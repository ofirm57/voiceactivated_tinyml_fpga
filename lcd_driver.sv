==> flow/design.v <==
module lcd_driver(
    input logic clk ,     
    input logic rstb ,
    input logic  [7:0] char_in ,  
    input logic  char_valid,
    output logic [7:0]  lcd_data,
    output logic  lcd_rs,
    output logic  lcd_rw,
    output logic  lcd_en,
    output logic  char_ready
);
parameter integer WAIT_PARAMETER = 2000;
logic [15:0] wait_counter;
typedef enum logic [1:0] {
    IDLE,
    SETUP,
    PULSE_EN,
    WAIT
} lcd_driver_state_t;
lcd_driver_state_t cs, ns;
always_ff @(posedge clk or negedge rstb) begin
    if (~rstb) begin
        cs <= IDLE;
        wait_counter <= 15'd0;
    end else begin
        cs <= ns;
        if (cs == WAIT)
            wait_counter <= wait_counter + 1;
        else
            wait_counter <= 0;
    end
end
always_comb begin
    case (cs)
        IDLE:      ns = char_valid ? SETUP : IDLE;
        SETUP:     ns = PULSE_EN;
        PULSE_EN:  ns = WAIT;
        WAIT:      ns = (wait_counter == WAIT_PARAMETER) ? IDLE : WAIT ;
        default    ns = cs; 
    endcase
end
always_ff @(posedge clk or negedge rstb) begin
    if (~rstb) begin
        lcd_en <= 0;
        lcd_rs <= 0;
        lcd_rw <= 0;
        lcd_data <= 0;
        char_ready <= 1;
    end else begin
        case (cs)
            IDLE: begin
                char_ready <= 1;
                lcd_en <= 0;
            end
            SETUP: begin
                char_ready <= 0;
                lcd_data <= char_in;
                lcd_rs <= 1;  
                lcd_rw <= 0;  
            end
            PULSE_EN: begin
                lcd_en <= 1;
            end
            WAIT: begin
                lcd_en <= 0;
            end
        endcase
    end
end
endmodule  
# --- Tool chain data of lcd_driver ---
# Tool output for the design above, in the order of the flow.
# Lines are those of the file above, counted from 1.
# Operators: Yosys type, input widths -> output width; for muxes data width and select width s.
# Cell names lack the library's common part.
inputs:
  top: "lcd_driver"
  clock: "clk"
  library: "sky130hd"
  corner: "tt_025C_1v80"

# --- Word level ---
# Yosys after proc, flatten, opt, wreduce and memory -nomap, before mapping. Memory bits, and registers merged into a memory's read port (data or address), are not among the register bits. Print and check cells are not counted. Equal cells are merged and count once.
op_classes:
  muxes: 6
  n_reduce_logical: 4
  n_cmp: 0
  n_eq: 4
  n_div: 0
  shifts: 0
  n_addsub: 1
  multipliers: 0
  logic: 0
op_table:
  columns: ["operator", "n"]
  rows:
  - ["$add 16x1->16 const B", 1]
  - ["$eq 16x11->1 const B", 1]
  - ["$mux 16", 1]
  - ["$pmux 2 s4", 1]
  - ["$eq 2x2->1 const B", 2]
  - ["$reduce_bool 2->1", 2]
  - ["$pmux 1 s2", 2]
  - ["$eq 2x1->1 const B", 1]
  - ["$logic_not 2->1", 1]
  - ["$reduce_or 2->1", 1]
  - ["$mux 2", 1]
  - ["$mux 1", 1]
word_totals:
  latchBits: 0
  clocked_rd_ports_x_width: 0
  n_memories: 0
  input_bits: 11
  word_cells: 21
  ramBits: 0
  rom_bits: 0
  regBits: 29

# --- Longest topological paths ---
# Depth = most cells in a row (Yosys ltp): at word level without a register or memory, in the mapped netlist without a sequential cell, where the memories' decode and read muxes count.
logic_depth:
  word_depth: 3
  ABC_AREA: 1
  depth_mapped: 8

# --- After synthesis ---
# The flow's flattened synthesis, as Yosys stat reports it; memories are mapped. The netlist is that of the ABC_AREA named above (0 if unset); the other value can give another one.
# Totals and module areas in this step are rounded.
by_type:
  columns: ["cell_type", "n"]
  rows:
  - ["dfrtp_1", 29]
  - ["nand2_1", 60]
  - ["nor2_1", 31]
  - ["inv_1", 23]
  - ["dfstp_2", 2]
  - ["nand2_2", 6]
  - ["a21oi_1", 5]
  - ["ha_1", 2]
  - ["nand3_1", 5]
  - ["nor2_4", 2]
  - ["nor2_2", 3]
  - ["o21ai_0", 3]
  - ["o21ai_1", 3]
  - ["o21bai_1", 2]
  - ["o21bai_2", 1]
  - ["nor3_1", 2]
  - ["buf_4", 1]
  - ["clkbuf_1", 2]
# Not listed: further types 6, cells in them 6.
mapped:
  mapped_area_um2: 1475
  ffs: 31
  cells: 188

# --- Timing after synthesis ---
# OpenSTA on the mapped netlist: ideal clock, no wires. The path of least setup slack (recovery checks aside). Input and output delay are each 20% of the period. Register names are those of the netlist, which keeps one name where synthesis merged equal registers.
synth_path:
  path_type: "register to register"
  startpoint: "register wait_counter[0]"
  endpoint: "register wait_counter[6]"
  path_buffers: 0
  t_first_pin_ns: 0.000
  path_delay_ns: 1.160
  period_ns: 1.87
  arrival_ns: 1.041
  driving_pins: 8
  slack_ns: 0.709
  required_time_ns: 1.751
  period_less_setup_slack_ns: 1.161
# "path_delay_ns" = arrival - input delay + setup time.
# "driving_pins" counts driving pins, that of a launching flip-flop among them; a cell with two outputs on the path counts twice.
# "period_less_setup_slack_ns" is the clock period less the worst setup slack; recovery checks do not enter. This is arithmetic on one report: input and output delays are still those of the set period (20% each).
# The rows between start and end are the longest chain of elaborated cells between them; the timing report does not say that the signal goes this way. Where chains are equally long, one stands for them.
# A line is the first line of the expression or statement that the cell stems from. Yosys adds cells for indexed reads and writes and turns some case tables into memories.
# At most two assigning lines are given for a register; there are more.
synth_between:
  cell_sequence: "dfrtp_1 > ha_1 > nand2_2 > nor2_4 > nand2_2 > clkinv_1 > o22ai_1 > inv_1"
  elab_chain_cells: 2
synth_rtl:
  columns: ["element", "line_no", "source"]
  rows:
  - ["start, declared", 13, "logic [15:0] wait_counter;"]
  - ["start, assigned", 24, "wait_counter <= 15'd0;"]
  - ["start, assigned", 28, "wait_counter <= wait_counter + 1;"]
  - ["$add 16x1->16", 28, null]
  - ["$mux 16", 27, "if (cs == WAIT)"]
  - ["end, assigned", 24, null]
  - ["end, assigned", 28, null]
  - ["end, declared", 13, null]

# --- Path in the finished layout ---
# Path of least setup slack in the final report of run B (OpenROAD, finished layout, wires in). Where an end is a register, its clock arrival counts in the times.
layout_path:
  path_type: "register to output"
  startpoint: "register lcd_data[5]"
  endpoint: "output port lcd_data[5]"
  arrival_ns: 1.18
  path_buffers: 1
  slack_ns: 0.10
  period_ns: 1.6
  driving_pins: 2
  out_delay_ns: 0.32
  t_first_pin_ns: 0.28
  required_time_ns: 1.28
layout_between:
  cell_sequence: "dfrtp_1 > clkdlybuf4s50_1"
  elab_chain_cells: 0
layout_rtl:
  columns: ["element", "line_no", "source"]
  rows:
  - ["start, declared", 6, "output logic [7:0]  lcd_data,"]
  - ["start, assigned", 47, "lcd_data <= 0;"]
  - ["start, assigned", 57, "lcd_data <= char_in;"]
  - ["end, declared", 6, null]

Memo
Re: implementation data of lcd_driver

Below are 2 stored runs of the flow (Yosys, OpenROAD; platform sky130hd) on lcd_driver, each with its settings and what was measured, unordered. Constraints: input delay and output delay 20% of the set period each, output load 0.01 pF.
"timing.achieved_period_ns" = clock period - worst setup slack. The figure is calculated, with input and output delays left at 20% of the set period.
"worst_setup_path_time_ns" means the part of the period allowed to the worst setup path (the constraints hold back 20% at inputs and 20% at outputs) less its slack; where the path has registers, the arrival times of their clocks count too.
"power.total_w": no workload was simulated; the value follows from the tool's default switching activity.
Values from the reports are rounded here.

--- run A ---
==> flow/run.sh <==
#!/bin/bash
# the make line also repeats the synthesis and layout settings of config.mk as NAME=value (left out here)
make -C /OpenROAD-flow-scripts/flow DESIGN_CONFIG=/design/flow/config.mk WORK_HOME=/design/flow/orfs CLKGATE_MAP_FILE= finish
==> flow/config.mk <==
export PLATFORM = sky130hd
export DESIGN_NAME = lcd_driver
export DESIGN_NICKNAME = lcd_driver
export VERILOG_FILES = /design/flow/design.v
export SDC_FILE = /design/flow/constraint.sdc
export NUM_CORES = 4
export LEC_CHECK = 0
export CAP_MARGIN = 20
export CORE_ASPECT_RATIO = 1.07
export CORE_MARGIN = 2
export CORE_UTILIZATION = 65
export CTS_CLUSTER_DIAMETER = 336
export CTS_CLUSTER_SIZE = 40
export GPL_TIMING_DRIVEN = 1
export PLACE_DENSITY_LB_ADDON = 0.11
export SETUP_SLACK_MARGIN = 0.41
export SLEW_MARGIN = 20
export TNS_END_PERCENT = 45
==> flow/constraint.sdc <==
create_clock -name core_clock -period 1.73 [get_ports {clk}]
set_input_delay 0.3460 -clock core_clock [delete_from_list [all_inputs] [get_ports {clk}]]
set_output_delay 0.3460 -clock core_clock [all_outputs]
set_load 0.01 [all_outputs]

==> results, as YAML <==
outcome: "unfinished; error DPL-0033 in routing"

--- run B ---
==> flow/run.sh <==
#!/bin/bash
# the make line also repeats the synthesis and layout settings of config.mk as NAME=value (left out here)
make -C /OpenROAD-flow-scripts/flow DESIGN_CONFIG=/design/flow/config.mk WORK_HOME=/design/flow/orfs CLKGATE_MAP_FILE= finish
==> flow/config.mk <==
export PLATFORM = sky130hd
export DESIGN_NAME = lcd_driver
export DESIGN_NICKNAME = lcd_driver
export VERILOG_FILES = /design/flow/design.v
export SDC_FILE = /design/flow/constraint.sdc
export NUM_CORES = 4
export LEC_CHECK = 0
export ABC_AREA = 1
export CAP_MARGIN = 20
export CELL_PAD_IN_SITES_DETAIL_PLACEMENT = 1
export CORE_MARGIN = 2
export CORE_UTILIZATION = 15
export CTS_CLUSTER_DIAMETER = 205
export GPL_TIMING_DRIVEN = 1
export MAX_ROUTING_LAYER = met4
export PLACE_DENSITY_LB_ADDON = 0.08
export SETUP_SLACK_MARGIN = 0.15
export SLEW_MARGIN = 35
export TNS_END_PERCENT = 30
==> flow/constraint.sdc <==
create_clock -name core_clock -period 1.6 [get_ports {clk}]
set_input_delay 0.3200 -clock core_clock [delete_from_list [all_inputs] [get_ports {clk}]]
set_output_delay 0.3200 -clock core_clock [all_outputs]
set_load 0.01 [all_outputs]

==> results, as YAML <==
results:
  synthArea_um2: 1475
  die_um2: 10640
  post_route_stdcell_area_um2: 1984
  fin_util_pct: 20.6
  ws_setup_ns: 0.099
  timing.setup.tns_ns: 0.000
  power.total_w: 0.002004
  timing.achieved_period_ns: 1.501
  worst_setup_path_time_ns: 1.18
  worst_path_kind: "register to output"
